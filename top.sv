==> flow/design.v <==
module edge_detector (
    input  logic clk,
    input  logic reset_n,
    input  logic signal_in,
    output logic rising_edge
);
    logic prev;
    always_ff @(posedge clk or negedge reset_n) begin
        if (!reset_n)
            prev <= 1'b0;
        else
            prev <= signal_in;
    end
    assign rising_edge = ~prev & signal_in;
endmodule
module hex_decoder (
    input  logic [3:0] bcd,    
    output logic [6:0] seg     
);
    always_comb begin
        case (bcd)
            4'd0: seg = 7'b1000000;
            4'd1: seg = 7'b1111001;
            4'd2: seg = 7'b0100100;
            4'd3: seg = 7'b0110000;
            4'd4: seg = 7'b0011001;
            4'd5: seg = 7'b0010010;
            4'd6: seg = 7'b0000010;
            4'd7: seg = 7'b1111000;
            4'd8: seg = 7'b0000000;
            4'd9: seg = 7'b0010000;
            default: seg = 7'b1111111;  
        endcase
    end
endmodule
module time_counter (
    input  logic clk,
    input  logic reset_n,
    input  logic tick,               
    output logic [5:0] sec,
    output logic [5:0] min,
    output logic [4:0] hour
);
    always_ff @(posedge clk or negedge reset_n) begin
        if (!reset_n) begin
            sec  <= 0;
            min  <= 0;
            hour <= 0;
        end else if (tick) begin
            if (sec == 59) begin
                sec <= 0;
                if (min == 59) begin
                    min <= 0;
                    if (hour == 23)
                        hour <= 0;
                    else
                        hour <= hour + 1;
                end else begin
                    min <= min + 1;
                end
            end else begin
                sec <= sec + 1;
            end
        end
    end
endmodule
module timer_1hz #(
    parameter int CLK_HZ = 50_000_000
)(
    input  logic clk,
    input  logic reset_n,
    input  logic enable,        
    output logic tick_1hz
);
    logic [$clog2(CLK_HZ)-1:0] counter;
    always_ff @(posedge clk or negedge reset_n) begin
        if (!reset_n) begin
            counter   <= 0;
            tick_1hz  <= 0;
        end else if (!enable) begin
            counter   <= 0;
            tick_1hz  <= 0;
        end else if (counter >= CLK_HZ - 1) begin
            counter   <= 0;
            tick_1hz  <= 1;
        end else begin
            counter   <= counter + 1;
            tick_1hz  <= 0;
        end
    end
endmodule
module top (
    input  logic CLOCK_50,
    input  logic [1:0] KEY,         
    output logic [6:0] HEX0, HEX1, HEX2, HEX3, HEX4, HEX5
);
    logic tick_1hz;
    logic [5:0] sec, min;
    logic [4:0] hour;
    logic enable, toggle;
    logic start_flank;
    edge_detector edge_start (
        .clk(CLOCK_50),
        .reset_n(KEY[1]),
        .signal_in(KEY[0]),
        .rising_edge(start_flank)
    );
    always_ff @(posedge CLOCK_50 or negedge KEY[1]) begin
        if (!KEY[1])
            toggle <= 0;
        else if (start_flank)
            toggle <= ~toggle;
    end
    assign enable = toggle;
    timer_1hz timer (
        .clk(CLOCK_50),
        .reset_n(KEY[1]),
        .enable(enable),
        .tick_1hz(tick_1hz)
    );
    time_counter clock_logic (
        .clk(CLOCK_50),
        .reset_n(KEY[1]),
        .tick(tick_1hz),
        .sec(sec),
        .min(min),
        .hour(hour)
    );
    hex_decoder hex0 (.bcd(sec % 10),  .seg(HEX0));
    hex_decoder hex1 (.bcd(sec / 10),  .seg(HEX1));
    hex_decoder hex2 (.bcd(min % 10),  .seg(HEX2));
    hex_decoder hex3 (.bcd(min / 10),  .seg(HEX3));
    hex_decoder hex4 (.bcd(hour % 10), .seg(HEX4));
    hex_decoder hex5 (.bcd(hour / 10), .seg(HEX5));
endmodule
======== Reports on top ========
Tool output for the design above, in the order of the flow.
Lines are those of the file above, counted from 1.
The mark - stands for no value.
inputs
  top ..................................... top
  clock port .............................. CLOCK_50
  cell library ............................ sky130hd
  library corner .......................... tt_025C_1v80

======== Elaborated design ========
Source: Yosys, flattened and elaborated, memories not mapped. Widths are those after wreduce. Registers that Yosys merges into a memory's read port (data or address) are not register bits. Print and check cells do not count. Equal cells are merged and count once.
Yosys's memory passes give these memory sizes; they may raise the number of words (mostly to a power of two), join words into wider ones and drop unused or constant bits.
bit counts
  bits in registers ....................... 46
  memory bits (read-only) ................. 672
  memories ................................ 6
  input bits .............................. 3
  output and inout port bits .............. 42
memories
  name             depth  bits a word  read ports  write ports  line  source
  (no name shown)  16     7            1           0            21    case (bcd)
  (no name shown)  16     7            1           0            21
  (no name shown)  16     7            1           0            21
  (no name shown)  16     7            1           0            21
  (no name shown)  16     7            1           0            21
  (no name shown)  16     7            1           0            21
operators by class
  add/sub/neg operators ................... 4
  div/mod/pow operators ................... 6
  magnitude comparators ................... 1
  equality and inequality tests ........... 3
  multiplexer cells ....................... 7
  bitwise logic cells ..................... 3
  reduce/logical cells .................... 2
operator list
  cell                                                count
  divider 6 x 4 -> 32 bit with constant B             2
  modulo 6 x 4 -> 32 bit with constant B              2
  divider 5 x 4 -> 32 bit with constant B             1
  modulo 5 x 4 -> 32 bit with constant B              1
  two-way mux 26 bit                                  2
  adder 26 x 1 -> 26 bit with constant B              1
  greater-or-equal comparator 26 bit with constant B  1
  adder 6 x 1 -> 6 bit with constant B                2
  == test 6 bit with constant B                       2
  two-way mux 6 bit                                   2
  adder 5 x 1 -> 5 bit with constant B                1
  == test 5 bit with constant B                       1
  two-way mux 5 bit                                   1
  AND reduction 3 bit                                 1
  inverter 1 bit                                      2
  AND reduction 2 bit                                 1
  two-way mux 1 bit                                   2
  AND 1 bit                                           1

======== Logic depth ========
Longest topological path by Yosys (ltp), each cell counted once; first at word level (registers and memories cut), then after technology mapping (sequential cells cut; the memories' decode and read muxes count).
depth
  word-level depth ........................ 3
  ABC_AREA ................................ 0
  gate-level depth with buffers ........... 16
  mapped depth without buffers ............ 15

======== Mapped cells and area ========
The flow's flattened synthesis, as Yosys stat reports it; memories are mapped. The netlist is that of the ABC_AREA named above (0 if unset); the other value can give another one.
The area totals of this step are shown rounded.
synthesis totals
  standard cells after synthesis .......... 521
  mapped area ............................. 4260 um2
  sequential area ......................... 1150 um2
  flip-flop cells ......................... 46
cell types
  cell type                  count  total area (um2)
  sky130_fd_sc_hd__dfrtp_1   46     1.15E+03
  sky130_fd_sc_hd__ha_1      47     588.064
  sky130_fd_sc_hd__nor2_1    64     240.23
  sky130_fd_sc_hd__nand2_1   46     172.666
  sky130_fd_sc_hd__o21ai_0   34     170.163
  sky130_fd_sc_hd__xor2_1    19     166.41
  sky130_fd_sc_hd__xnor2_1   16     140.134
  sky130_fd_sc_hd__inv_1     35     131.376
  sky130_fd_sc_hd__mux2i_1   13     130.125
  sky130_fd_sc_hd__a21oi_1   23     115.11
  sky130_fd_sc_hd__nand3_1   18     90.086
  sky130_fd_sc_hd__a21o_1    8      60.058
  sky130_fd_sc_hd__nor3_1    12     60.058
  sky130_fd_sc_hd__o21a_1    7      52.55
  sky130_fd_sc_hd__and3_1    8      50.048
  sky130_fd_sc_hd__a211oi_1  6      45.043
  sky130_fd_sc_hd__and4_1    5      43.792
  sky130_fd_sc_hd__nand4_1   7      43.792
Other cell types: 49; their cells: 107.
By module: a second synthesis without flattening, with its own total; a netlist apart from the flattened one above.
second synthesis, totals
  cells (unflattened synthesis) ........... 523
  area total of the unflattened synthesis .. 4300 um2
Rows give one instance, submodules left out.
by module
  module         instances  cells  area (um2)
  timer_1hz      1          140    1410
  hex_decoder    6          33     210
  time_counter   1          80     861
  top            1          103    732
  edge_detector  1          2      38.8

======== Worst setup path after synthesis ========
Source: OpenSTA report_checks on the synthesized netlist (no wires, ideal clock, input and output delay 20% of the period each), path of least setup slack; recovery checks are left aside. Register names are those of the netlist, which keeps one name where synthesis merged equal registers.
timing after synthesis
  path kind ............................... register to output
  start point ............................. register clock_logic.sec[4]
  end point ............................... output HEX0[0]
  period .................................. 5280 ps
  launch time at the first pin ............ 0 ps
  arrival time ............................ 3260 ps
  data required time ...................... 4224 ps
  slack ................................... 964 ps
  delay of the path ....................... 3260 ps
  driving pins on the path ................ 15
  synthesis period reached ................ 4316 ps
"delay of the path" = arrival - input delay + setup time.
A path that ends at an output port has no setup time.
"driving pins on the path" counts driving pins, that of a launching flip-flop among them; a cell with two outputs on the path counts twice.
"synthesis period reached" is the clock period less the worst setup slack; recovery checks do not enter. This is arithmetic on one report: input and output delays are still those of the set period (20% each).
The rows between start and end are the longest chain of elaborated cells between them; the timing report does not say that the signal goes this way. Where chains are equally long, one stands for them.
Each line given opens the expression or statement behind the cell; cells for indexed reads and writes are added by Yosys, which also makes memories of some case tables.
A memory read counts as a cell of the chain, while the word-level depth stops at memories.
At most two assigning lines are given for a register; there are more.
between the ends, after synthesis
  path through ............................ sky130_fd_sc_hd__dfrtp_1 > sky130_fd_sc_hd__buf_2 > sky130_fd_sc_hd__inv_1 > sky130_fd_sc_hd__ha_1 > sky130_fd_sc_hd__inv_1 > sky130_fd_sc_hd__ha_1 > sky130_fd_sc_hd__nand2b_1 > sky130_fd_sc_hd__o21ai_0 > sky130_fd_sc_hd__a21oi_1 > sky130_fd_sc_hd__or2_2 > sky130_fd_sc_hd__ha_1 > sky130_fd_sc_hd__and3_1 > sky130_fd_sc_hd__a211o_1 > sky130_fd_sc_hd__o21ai_0 > sky130_fd_sc_hd__a21boi_0
  cells in the longest elaborated chain ... 2
  elaborated cells on any way between the ends .. 2
  source lines of those cells ............. 2
RTL lines, path after synthesis
  what                    line  source
  start, declared         40    output logic [5:0] sec,
  start, assigned         46    sec  <= 0;
  start, assigned         62    sec <= sec + 1;
  modulo 6 x 4 -> 32 bit  129   hex_decoder hex0 (.bcd(sec % 10),  .seg(HEX0));
  memory (16 x 7 bit)     21    case (bcd)
  end, declared           95    output logic [6:0] HEX0, HEX1, HEX2, HEX3, HEX4, HEX5

======== Path in the finished layout ========
Path of least setup slack in the final report of flow run A (OpenROAD, finished layout, wires in). Where an end is a register, its clock arrival counts in the times.
The report prints the path's times to 10 ps; the period is as set.
timing after layout
  path kind ............................... register to output
  start point ............................. register clock_logic.min[4]
  end point ............................... output HEX2[6]
  period .................................. 5590 ps
  launch time at the first pin ............ 280 ps
  arrival time ............................ 4390 ps
  data required time ...................... 4470 ps
  slack ................................... 80 ps
  driving pins on the path ................ 13
The rows between start and end are the longest chain of elaborated cells between them; the timing report does not say that the signal goes this way. Where chains are equally long, one stands for them.
A memory read counts as a cell of the chain, while the word-level depth stops at memories.
At most two assigning lines are given for a register; there are more.
between the ends, after layout
  path through ............................ sky130_fd_sc_hd__dfrtp_1 > sky130_fd_sc_hd__nor2_1 > sky130_fd_sc_hd__inv_1 > sky130_fd_sc_hd__ha_1 > sky130_fd_sc_hd__nand2b_1 > sky130_fd_sc_hd__o21ai_0 > sky130_fd_sc_hd__nand3_1 > sky130_fd_sc_hd__and2_1 > sky130_fd_sc_hd__ha_1 > sky130_fd_sc_hd__or4_4 > sky130_fd_sc_hd__a41oi_4 > sky130_fd_sc_hd__mux2i_1 > sky130_fd_sc_hd__clkdlybuf4s50_1
  cells in the longest elaborated chain ... 2
  elaborated cells on any way between the ends .. 2
  source lines of those cells ............. 2
RTL lines, path after layout
  what                    line  source
  start, declared         41    output logic [5:0] min,
  start, assigned         47    min  <= 0;
  start, assigned         59    min <= min + 1;
  modulo 6 x 4 -> 32 bit  131   hex_decoder hex2 (.bcd(min % 10),  .seg(HEX2));
  memory (16 x 7 bit)     21    case (bcd)
  end, declared           95    output logic [6:0] HEX0, HEX1, HEX2, HEX3, HEX4, HEX5

Settings and measured results of 2 stored flow runs for module top (sky130hd), not sorted in any way. The constraints put input and output delay at 20% of the set period each and load the outputs with 0.01 pF.
"reached clock period": clock period set for the run, less the worst setup slack. It is reckoned from that one timing run; input and output delays stay at 20% of the period that was set.
"time used up by the worst setup path" is the time allowed to the run's worst setup path (the clock period less input and output delay, where it has them) less its slack. Clock arrival times count: a late capture clock shortens it, a late launch clock lengthens it.
"total design power" rests on the timing tool's default activity at the inputs, not on a simulated workload.
"time used up by the worst setup path" is given in steps of 10 ps.
Measured values are rounded.

---- flow run A ----
settings
  period_ns = 5.59
  CORE_UTILIZATION = 44
  SETUP_SLACK_MARGIN = -0.26
  PLACE_DENSITY = 0.5
  CORE_ASPECT_RATIO = 0.66
  CELL_PAD_IN_SITES_GLOBAL_PLACEMENT = 0
  TNS_END_PERCENT = 70
  SLEW_MARGIN = 20
  MAX_ROUTING_LAYER = met4
  CAP_MARGIN = 20
  CORE_MARGIN = 2
results
  worst hold slack ........................ 523 ps
  reached clock period .................... 5508 ps
  total design power ...................... 0.700 mW
  worst setup slack after layout .......... 82 ps
  standard-cell area after routing ........ 4940 um2
  post-synthesis cell area ................ 4260 um2
  time used up by the worst setup path .... 4390 ps
  type of the worst setup path ............ register to output
  total negative setup slack .............. 0 ps
  utilization after routing ............... 51.9%
  total die area .......................... 10500 um2

---- flow run B ----
settings
  period_ns = 4.23
  CORE_UTILIZATION = 65
  CAP_MARGIN = 20
  CORE_MARGIN = 2
  SLEW_MARGIN = 20
results
  worst hold slack ........................ 517 ps
  time used up by the worst setup path .... 3270 ps
  type of the worst setup path ............ register to output
  standard-cell area after routing ........ 5380 um2
  worst setup slack after layout .......... 116 ps
  total die area .......................... 7220 um2
  utilization after routing ............... 84.7%
  total negative setup slack .............. 0 ps
  reached clock period .................... 4114 ps
  total design power ...................... 0.862 mW
  post-synthesis cell area ................ 4260 um2
